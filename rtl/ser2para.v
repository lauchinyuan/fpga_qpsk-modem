==> flow/design.v <==
module ser2para
    #(parameter SAMPLE = 100)  
    (
        input wire          clk     ,
        input wire          rst_n   ,
        input wire          ser_i   ,
        output reg [39:0]   para_o
    );
    reg [7:0]   sample_cnt  ;
    reg [5:0]   bit_cnt     ;
    reg [39:0]  para_o_temp ; 
    always @ (posedge clk or negedge rst_n) begin
        if(rst_n == 1'b0) begin
            sample_cnt <= 8'd0;
        end else if(sample_cnt == (SAMPLE - 1)) begin
            sample_cnt <= 8'd0;
        end else begin
            sample_cnt <= sample_cnt + 8'd1;
        end
    end
    always @ (posedge clk or negedge rst_n) begin
        if(rst_n == 1'b0) begin
            bit_cnt <= 6'd38;   
        end else if((bit_cnt == 6'd39) && sample_cnt == (SAMPLE - 3)) begin
            bit_cnt <= 6'd0;
        end else if(sample_cnt == (SAMPLE - 3))begin
            bit_cnt <= bit_cnt + 6'd1;
        end else begin
            bit_cnt <= bit_cnt;
        end
    end
    always @ (posedge clk or negedge rst_n) begin
        if(rst_n == 1'b0) begin
            para_o_temp <= 40'b0;
        end else if(sample_cnt == (SAMPLE - 3)) begin
            para_o_temp[39-bit_cnt] <= ser_i;
        end else begin
            para_o_temp <= para_o_temp;
        end 
    end
    always @ (posedge clk or negedge rst_n) begin
        if(rst_n == 1'b0) begin
            para_o <= 40'b0;
        end else if(sample_cnt == (SAMPLE - 2) && (bit_cnt == 6'd0)) begin  
            para_o <= para_o_temp;
        end else begin
            para_o <= para_o;
        end
    end
endmodule
== Reports on ser2para ==
Tool output for the design above, in the order of the flow.
Lines are those of the file above, counted from 1.
Library cell names are shortened.
The mark n/a stands for no value.
Set-up
  top: ser2para
  clock input: clk
  cell library: sky130hd
  timing corner: tt_025C_1v80

== Word level ==
Counts by Yosys on the flattened word-level netlist (proc, flatten, opt, wreduce; memories kept). Register bits leave out memories and registers merged into their read ports (data or address). Print and check cells are left out. Cells with the same type and inputs are merged into one.
Cells by class
  add/subtract/negate cells: 4
  eq/ne operators: 4
  shift operators: 2
  muxes and demuxes: 3
  bitwise logic cells: 3
  reduce/logical cells: 4
Operators with widths (number)
  variable shift 1 x 33 -> 40 bit: 1
  variable shift 1 x 33 -> 40 bit with constant A: 1
  AND 40 bit: 1
  OR 40 bit: 1
  inverter 40 bit: 1
  negator 32 -> 33 bit: 1
  equality test 8 x 7 -> 1 bit with constant B: 3
  two-way mux 6 bit: 2
  adder 8 x 1 -> 8 bit with constant B: 1
  two-way mux 8 bit: 1
  subtractor 6 x 6 -> 7 bit with constant A: 1
  adder 6 x 1 -> 6 bit with constant B: 1
  equality test 6 bit with constant B: 1
  logical NOT 6 bit: 1
  logical AND 1 bit: 2
  nonzero test 2 bit: 1
Storage and ports
  register bits after elaboration: 94
  cells after elaboration: 24

== Longest topological paths ==
Longest topological path by Yosys (ltp), each cell counted once; first at word level (registers and memories cut), then after technology mapping (sequential cells cut; the memories' decode and read muxes count).
Logic depth
  word-level depth: 6
  ABC_AREA: 0
  mapped depth: 15

== Synthesis result ==
The flow's flattened synthesis, as Yosys stat reports it; memories are mapped. The netlist is that of the ABC_AREA named above (0 if unset); the other value can give another one.
Cells by type
  dfrtp_1: number 91, area in all 2.28E+03 um2
  mux2_2: number 47, area in all 529.258 um2
  mux2_1: number 34, area in all 382.867 um2
  nand4_1: number 42, area in all 262.752 um2
  ha_1: number 19, area in all 237.728 um2
  dfstp_2: number 3, area in all 78.826 um2
  nor2_1: number 20, area in all 75.072 um2
  nand2_1: number 16, area in all 60.058 um2
  nand3_1: number 12, area in all 60.058 um2
  xnor2_1: number 6, area in all 52.55 um2
  buf_6: number 4, area in all 45.043 um2
  inv_1: number 11, area in all 41.29 um2
  nor3_1: number 8, area in all 40.038 um2
  clkbuf_1: number 10, area in all 37.536 um2
  nand2b_1: number 6, area in all 37.536 um2
  xor2_1: number 4, area in all 35.034 um2
  nand4b_2: number 2, area in all 30.029 um2
  a2111oi_4: number 1, area in all 27.526 um2
Other cell types: 24; their cells: 44.
Synthesis totals
  standard cells after synthesis: 380
  synthesis area: 4643.2 um2
  sequential part of the area: 2356.0 um2
  flip-flop cells: 94
  buffer cells: 22

== Worst setup path after synthesis ==
Path of least setup slack by OpenSTA after synthesis, without wires, with an ideal clock, recovery checks aside; 20% of the period is set as input and as output delay. Where synthesis merged equal registers, the netlist keeps one of their names.
Timing post-synthesis
  kind: reg2reg
  start: reg bit_cnt[3]
  end: reg para_o_temp[11]
  clock period: 4.86 ns
  setup time: 0.127 ns
  launch time at the first pin: 0.000 ns
  arrival: 3.646 ns
  path slack: 1.087 ns
  delay of the path: 3.773 ns
  stages: 14
  buffers on the path: 2
  period reached after synthesis: 3.773 ns
"delay of the path" = arrival - input delay + setup time.
"stages": output pins that drive a net of the path, with the launching flip-flop's if there is one; two outputs of one cell count as two.
"period reached after synthesis" is the clock period less the worst setup slack; recovery checks do not enter. This is arithmetic on one report: input and output delays are still those of the set period (20% each).
Between the ends stands the longest chain of elaborated cells between them, by number of cells; it is not shown to be the way that was timed. Of several equally long chains one is given.
Each line given opens the expression or statement behind the cell; cells for indexed reads and writes are added by Yosys, which also makes memories of some case tables.
At most two assigning lines are given for a register; there are more.
Where a signal picks the word or bit written, the line may be left out of the assigning lines.
On the way, post-synthesis
  cells stage by stage: dfrtp_1 -> clkbuf_1 -> inv_1 -> ha_1 -> ha_1 -> or3_1 -> nand2b_1 -> ha_1 -> nor4b_4 -> nand4b_2 -> a2111oi_4 -> buf_6 -> nand4_1 -> mux2_1
  length of the longest elaborated chain: 6
  elaborated cells between the ends (all ways): 7
  RTL lines with such cells: 1
  classes of those cells: add/sub (2); shift (2); logic (3)
RTL lines, path post-synthesis
  start, declared: RTL line 10  | reg [5:0]   bit_cnt     ;
  start, assigned: RTL line 27  | bit_cnt <= bit_cnt + 6'd1;
  start, assigned: RTL line 29  | bit_cnt <= bit_cnt;
  subtractor 6 x 6 -> 7 bit: RTL line 36  | para_o_temp[39-bit_cnt] <= ser_i;
  negator 32 -> 33 bit: RTL line 36
  variable shift 1 x 33 -> 40 bit: RTL line 36
  inverter 40 bit: RTL line 36
  AND 40 bit: RTL line 36
  OR 40 bit: RTL line 36
  end, assigned: RTL line 34  | para_o_temp <= 40'b0;
  end, assigned: RTL line 38  | para_o_temp <= para_o_temp;
  end, declared: RTL line 11  | reg [39:0]  para_o_temp ;

== Timing after layout ==
Path of least setup slack in the final report of flow run 1 (OpenROAD, finished layout, wires in). Where an end is a register, its clock arrival counts in the times.
Timing after layout
  kind: reg2reg
  start: reg bit_cnt[4]
  end: reg para_o_temp[31]
  clock period: 3.86 ns
  setup time: 0.11 ns
  launch time at the first pin: 0.35 ns
  arrival: 3.90 ns
  path slack: 0.21 ns
  stages: 14
  buffers on the path: 2
Between the ends stands the longest chain of elaborated cells between them, by number of cells; it is not shown to be the way that was timed. Of several equally long chains one is given.
At most two assigning lines are given for a register; there are more.
Where a signal picks the word or bit written, the line may be left out of the assigning lines.
On the way, after layout
  cells stage by stage: dfrtp_2 -> inv_1 -> ha_1 -> ha_1 -> or3_4 -> nand2b_1 -> ha_1 -> nor4b_4 -> nand4b_2 -> a2111oi_4 -> buf_4 -> buf_12 -> nand4_1 -> mux2_1
  length of the longest elaborated chain: 6
  elaborated cells between the ends (all ways): 7
  RTL lines with such cells: 1
  classes of those cells: add/sub (2); shift (2); logic (3)
RTL lines, path after layout
  start, declared: RTL line 10  | reg [5:0]   bit_cnt     ;
  start, assigned: RTL line 27  | bit_cnt <= bit_cnt + 6'd1;
  start, assigned: RTL line 29  | bit_cnt <= bit_cnt;
  subtractor 6 x 6 -> 7 bit: RTL line 36  | para_o_temp[39-bit_cnt] <= ser_i;
  negator 32 -> 33 bit: RTL line 36
  variable shift 1 x 33 -> 40 bit: RTL line 36
  inverter 40 bit: RTL line 36
  AND 40 bit: RTL line 36
  OR 40 bit: RTL line 36
  end, assigned: RTL line 34  | para_o_temp <= 40'b0;
  end, assigned: RTL line 38  | para_o_temp <= para_o_temp;
  end, declared: RTL line 11  | reg [39:0]  para_o_temp ;

==> results <==
2 stored runs of ser2para in the flow (synthesis by Yosys, layout by OpenROAD, sky130hd cells), in arbitrary order. Constraints: input delay and output delay 20% of the set period each, output load 0.01 pF.
By "achieved clock period (ns)" is meant the clock period of the run minus its worst setup slack. This is arithmetic on one report: input and output delays are still those of the set period (20% each).
"worst setup path time (ns)" means the part of the period allowed to the worst setup path (the constraints hold back 20% at inputs and 20% at outputs) less its slack; where the path has registers, the arrival times of their clocks count too.

Flow files of flow run 1
==> flow/run.sh <==
#!/bin/bash
# the make line also repeats the synthesis and layout settings of config.mk as NAME=value (left out here)
make -C /OpenROAD-flow-scripts/flow DESIGN_CONFIG=/design/flow/config.mk WORK_HOME=/design/flow/orfs CLKGATE_MAP_FILE= finish
==> flow/config.mk <==
export PLATFORM = sky130hd
export DESIGN_NAME = ser2para
export DESIGN_NICKNAME = ser2para
export VERILOG_FILES = /design/flow/design.v
export SDC_FILE = /design/flow/constraint.sdc
export NUM_CORES = 4
export LEC_CHECK = 0
export CAP_MARGIN = 40
export CORE_MARGIN = 2
export CORE_UTILIZATION = 58
export CTS_CLUSTER_DIAMETER = 332
export GPL_ROUTABILITY_DRIVEN = 1
export MAX_ROUTING_LAYER = met5
export SLEW_MARGIN = 20
export TNS_END_PERCENT = 55
==> flow/constraint.sdc <==
create_clock -name core_clock -period 3.86 [get_ports {clk}]
set_input_delay 0.7720 -clock core_clock [delete_from_list [all_inputs] [get_ports {clk}]]
set_output_delay 0.7720 -clock core_clock [all_outputs]
set_load 0.01 [all_outputs]

report of flow run 1
yosys chip area after synthesis (um^2): 4643.2
finish__design__die__area: 8737.6
finish__design__instance__area__stdcell: 5481.5
finish__design__instance__utilization: 0.7094
finish__timing__setup__ws: 0.208
finish__timing__setup__tns: 0.000
finish__timing__hold__ws: 0.247
achieved clock period (ns): 3.652
worst setup path time (ns): 3.65
worst setup path kind: reg2reg

Flow files of flow run 2
==> flow/run.sh <==
#!/bin/bash
# the make line also repeats the synthesis and layout settings of config.mk as NAME=value (left out here)
make -C /OpenROAD-flow-scripts/flow DESIGN_CONFIG=/design/flow/config.mk WORK_HOME=/design/flow/orfs CLKGATE_MAP_FILE= finish
==> flow/config.mk <==
export PLATFORM = sky130hd
export DESIGN_NAME = ser2para
export DESIGN_NICKNAME = ser2para
export VERILOG_FILES = /design/flow/design.v
export SDC_FILE = /design/flow/constraint.sdc
export NUM_CORES = 4
export LEC_CHECK = 0
export CAP_MARGIN = 20
export CORE_MARGIN = 2
export CORE_UTILIZATION = 40
export SLEW_MARGIN = 20
==> flow/constraint.sdc <==
create_clock -name core_clock -period 2.49 [get_ports {clk}]
set_input_delay 0.4980 -clock core_clock [delete_from_list [all_inputs] [get_ports {clk}]]
set_output_delay 0.4980 -clock core_clock [all_outputs]
set_load 0.01 [all_outputs]

report of flow run 2
yosys chip area after synthesis (um^2): 4643.2
finish__design__die__area: 12485.8
finish__design__instance__area__stdcell: 6261.0
finish__design__instance__utilization: 0.5507
finish__timing__setup__ws: -0.788
finish__timing__setup__tns: -28.489
finish__timing__hold__ws: 0.160
achieved clock period (ns): 3.278
worst setup path time (ns): 3.28
worst setup path kind: reg2reg
